==> flow/design.v <==
module order_book_poc (
    input wire clk,          
    input wire rst_n,        
    input wire        valid_in,      
    input wire [31:0] price_in,      
    input wire [31:0] size_in,       
    input wire        side_in,       
    output reg [31:0] best_bid_price,  
    output reg [31:0] best_bid_size,   
    output reg [31:0] best_ask_price,  
    output reg [31:0] best_ask_size    
);
    reg [31:0] internal_best_bid_price;
    reg [31:0] internal_best_bid_size;
    reg [31:0] internal_best_ask_price;
    reg [31:0] internal_best_ask_size;
    always @* begin
        best_bid_price = internal_best_bid_price;
        best_bid_size  = internal_best_bid_size;
        best_ask_price = internal_best_ask_price;
        best_ask_size  = internal_best_ask_size;
    end
    always @(posedge clk or negedge rst_n) begin
        if (!rst_n) begin
            internal_best_bid_price <= 32'd0;
            internal_best_bid_size  <= 32'd0;
            internal_best_ask_price <= 32'hFFFFFFFF;
            internal_best_ask_size  <= 32'd0;
        end else begin
            if (valid_in) begin
                if (side_in == 0) begin  
                    if (price_in > internal_best_bid_price) begin
                        internal_best_bid_price <= price_in;
                        internal_best_bid_size  <= size_in;
                    end
                end else begin  
                    if (price_in < internal_best_ask_price) begin
                        internal_best_ask_price <= price_in;
                        internal_best_ask_size  <= size_in;
                    end
                end
            end
        end
    end
endmodule
=== Step by step through the tools: order_book_poc ===
What the tools print for order_book_poc, step after step.
Lines are those of the file above, counted from 1.
Operators: Yosys type, input widths -> output width; for muxes data width and select width s.
Library cell names are shortened.
Not given: -

* Top module: order_book_poc
* Clock: clk
* Library: sky130hd
* Corner: tt_025C_1v80

=== Elaborated design ===
Source: Yosys, flattened and elaborated, memories not mapped. Widths are those after wreduce. Registers that Yosys merges into a memory's read port (data or address) are not register bits. Print and check cells do not count. Equal cells are merged and count once.

* Register bits: 128
* Bits in latches: 0
* Bits in writable memories: 0
* ROM bits: 0
* Word width x clocked read ports: 0
* Memory cells: 0
* Input bits: 68
* Output and inout port bits: 128
* Word-level cells: 9

* Add/subtract/negate cells: 0
* Multiply operators: 0
* Div/mod/pow operators: 0
* Order comparisons: 2
* Eq/ne operators: 0
* Shifts and indexed selects: 0
* Mux-type cells: 0
* Bitwise gates (word level): 1
* Reduce/logical cells: 2

{| class="wikitable"
|+ Operator list
! kind !! number
|-
| $gt 32x32->1 || 1
|-
| $lt 32x32->1 || 1
|-
| $reduce_and 3->1 || 2
|-
| $not 1->1 || 1
|}

=== Logic depth ===
Longest topological path by Yosys (ltp), each cell counted once; first at word level (registers and memories cut), then after technology mapping (sequential cells cut; the memories' decode and read muxes count).

* Depth after elaboration: 2
* ABC_AREA: 0
* Gate-level depth with buffers: 9
* Mapped depth without buffers: 8

=== Synthesis result ===
Source: synth_stat.txt of the flow (Yosys; design flattened, memories mapped). It holds for the ABC_AREA given above (unset counts as 0); a run with the other value may have another netlist.
Totals and module areas in this step are rounded.

* Mapped cells: 489
* Mapped area: 0.006402 mm²
* Sequential area: 0.003243 mm²
* Mapped flip-flops: 128
* Buffers: 12

{| class="wikitable"
|+ Cell types
! type !! number !! total area (µm²)
|-
| dfrtp_1 || 96 || 2.4E+03
|-
| mux2_2 || 99 || 1.11E+03
|-
| dfstp_2 || 32 || 840.806
|-
| ha_1 || 63 || 788.256
|-
| mux2_1 || 29 || 326.563
|-
| inv_1 || 63 || 236.477
|-
| a21oi_1 || 21 || 105.101
|-
| a21o_1 || 10 || 75.072
|-
| buf_6 || 6 || 67.565
|-
| nand4_1 || 9 || 56.304
|-
| and4_1 || 5 || 43.792
|-
| a211oi_1 || 5 || 37.536
|-
| nand2_1 || 10 || 37.536
|-
| o21ai_0 || 7 || 35.034
|-
| buf_2 || 6 || 30.029
|-
| nand3_1 || 5 || 25.024
|-
| a31oi_4 || 1 || 21.27
|-
| a221oi_1 || 2 || 17.517
|}

Not listed: further types 15, cells in them 20.

=== Worst setup path after synthesis ===
Path of least setup slack by OpenSTA after synthesis, without wires, with an ideal clock, recovery checks aside; 20% of the period is set as input and as output delay. Where synthesis merged equal registers, the netlist keeps one of their names.

* Kind: input to register
* Start point: in price_in[15]
* End point: reg (name not given)
* Clock period: 2910 ps
* External input delay: 582 ps
* Library setup time: 125 ps
* Launch time at the first pin: 582 ps
* Data arrival time: 2624 ps
* Data required time: 2785 ps
* Path slack: 161 ps
* Path delay: 2167 ps
* Stages on the path: 8
* Path buffers: 1
* Synthesis period reached: 2749 ps

"path delay" = arrival - input delay + setup time.
"stages on the path": output pins that drive a net of the path, with the launching flip-flop's if there is one; two outputs of one cell count as two.
"synthesis period reached" = period - worst setup slack (recovery checks aside). The figure is calculated, with input and output delays left at 20% of the set period.
The rows between start and end are the longest chain of elaborated cells between them; the timing report does not say that the signal goes this way. Where chains are equally long, one stands for them.
A line is the first line of the expression or statement that the cell stems from. Yosys adds cells for indexed reads and writes and turns some case tables into memories.

* Path through: ha_1 nand4_1 nor3_1 a21boi_1 or4_4 a31oi_4 buf_6 mux2_2
* Cells in the longest elaborated chain: 2
* Elaborated cells on any way between the ends: 2
* Source lines of those cells: 1
* Those cells by class: compare: 1; reduce/logical: 1

{| class="wikitable"
|+ Ends and longest elaborated chain, post-synthesis
! item !! RTL line !! source
|-
| start: declaration || 5 || <nowiki>input wire [31:0] price_in,</nowiki>
|-
| $gt 32x32->1 || 32 ||
|-
| $reduce_and 3->1 || - ||
|-
| end: assignment || 26 ||
|-
| end: assignment || 34 ||
|-
| end: declaration || 14 ||
|}

=== Worst path after layout ===
From the final timing report of flow run A: the path of least setup slack in the routed layout; clock arrival at registers is part of the times.
The path's times are printed in steps of 10 ps; the period is the one set.

* Kind: input to register
* Start point: in price_in[2]
* End point: reg (name not given)
* Clock period: 4220 ps
* External input delay: 840 ps
* Library setup time: 110 ps
* Launch time at the first pin: 840 ps
* Data arrival time: 3480 ps
* Data required time: 4520 ps
* Path slack: 1040 ps
* Stages on the path: 10
* Path buffers: 3

The rows between start and end are the longest chain of elaborated cells between them; the timing report does not say that the signal goes this way. Where chains are equally long, one stands for them.

* Path through: clkdlybuf4s50_1 ha_1 a211oi_1 o21ai_0 a221oi_2 o221ai_2 a21oi_4 buf_12 clkbuf_16 mux2_2
* Cells in the longest elaborated chain: 2
* Elaborated cells on any way between the ends: 2
* Source lines of those cells: 1
* Those cells by class: compare: 1; reduce/logical: 1

{| class="wikitable"
|+ Ends and longest elaborated chain, post-layout
! item !! RTL line !! source
|-
| start: declaration || 5 || <nowiki>input wire [31:0] price_in,</nowiki>
|-
| $lt 32x32->1 || 37 ||
|-
| $reduce_and 3->1 || - ||
|-
| end: assignment || 28 ||
|-
| end: assignment || 39 ||
|-
| end: declaration || 16 ||
|}

Data sheet: physical implementation of order_book_poc

Top module order_book_poc; platform sky130hd; tools Yosys and OpenROAD; 2 stored runs in no particular order. Input and output delays are each 20% of the period that was set; the output load is 0.01 pF.
"achieved period" is the run's clock period less its worst setup slack. It is reckoned from that one timing run; input and output delays stay at 20% of the period that was set.
By "worst path time" is meant the share of the clock period that the worst setup path is allowed (20% is reserved at inputs, 20% at outputs), minus its slack. Clock arrival times at its registers enter into it.
"total design power": no workload was simulated; the value follows from the tool's default switching activity.
"worst path time" is known to 10 ps.
The measured numbers are rounded.

=== Flow run A ===
{| class="wikitable"
! Setting !! Value
|-
| period_ns || 4.22
|-
| CORE_UTILIZATION || 34
|-
| SETUP_SLACK_MARGIN || 0.98
|-
| PLACE_DENSITY || 0.46
|-
| CORE_MARGIN || 4
|-
| CELL_PAD_IN_SITES_GLOBAL_PLACEMENT || 2
|-
| CELL_PAD_IN_SITES_DETAIL_PLACEMENT || 0
|-
| TNS_END_PERCENT || 70
|-
| SLEW_MARGIN || 20
|-
| MIN_ROUTING_LAYER || met2
|-
| CAP_MARGIN || 20
|-
! Result !! Value
|-
| Worst slack on setup checks || 1036 ps
|-
| Synthesis area || 0.006402 mm²
|-
| Achieved period || 3184 ps
|-
| Total design power || 7.606 mW
|-
| Utilization in the final report || 52.7%
|-
| Worst path time || 2340 ps
|-
| Kind of the worst setup path || input to register
|-
| Full die area || 0.02109 mm²
|}

=== Flow run B ===
{| class="wikitable"
! Setting !! Value
|-
| period_ns || 3.15
|-
| SETUP_SLACK_MARGIN || 0.55
|-
| CAP_MARGIN || 20
|-
| CORE_MARGIN || 2
|-
| CORE_UTILIZATION || 40
|-
| SLEW_MARGIN || 20
|-
! Result !! Value
|-
| Worst path time || 2160 ps
|-
| Kind of the worst setup path || input to register
|-
| Synthesis area || 0.006402 mm²
|-
| Achieved period || 2789 ps
|-
| Utilization in the final report || 71.1%
|-
| Total design power || 11.22 mW
|-
| Worst slack on setup checks || 361 ps
|-
| Full die area || 0.01703 mm²
|}
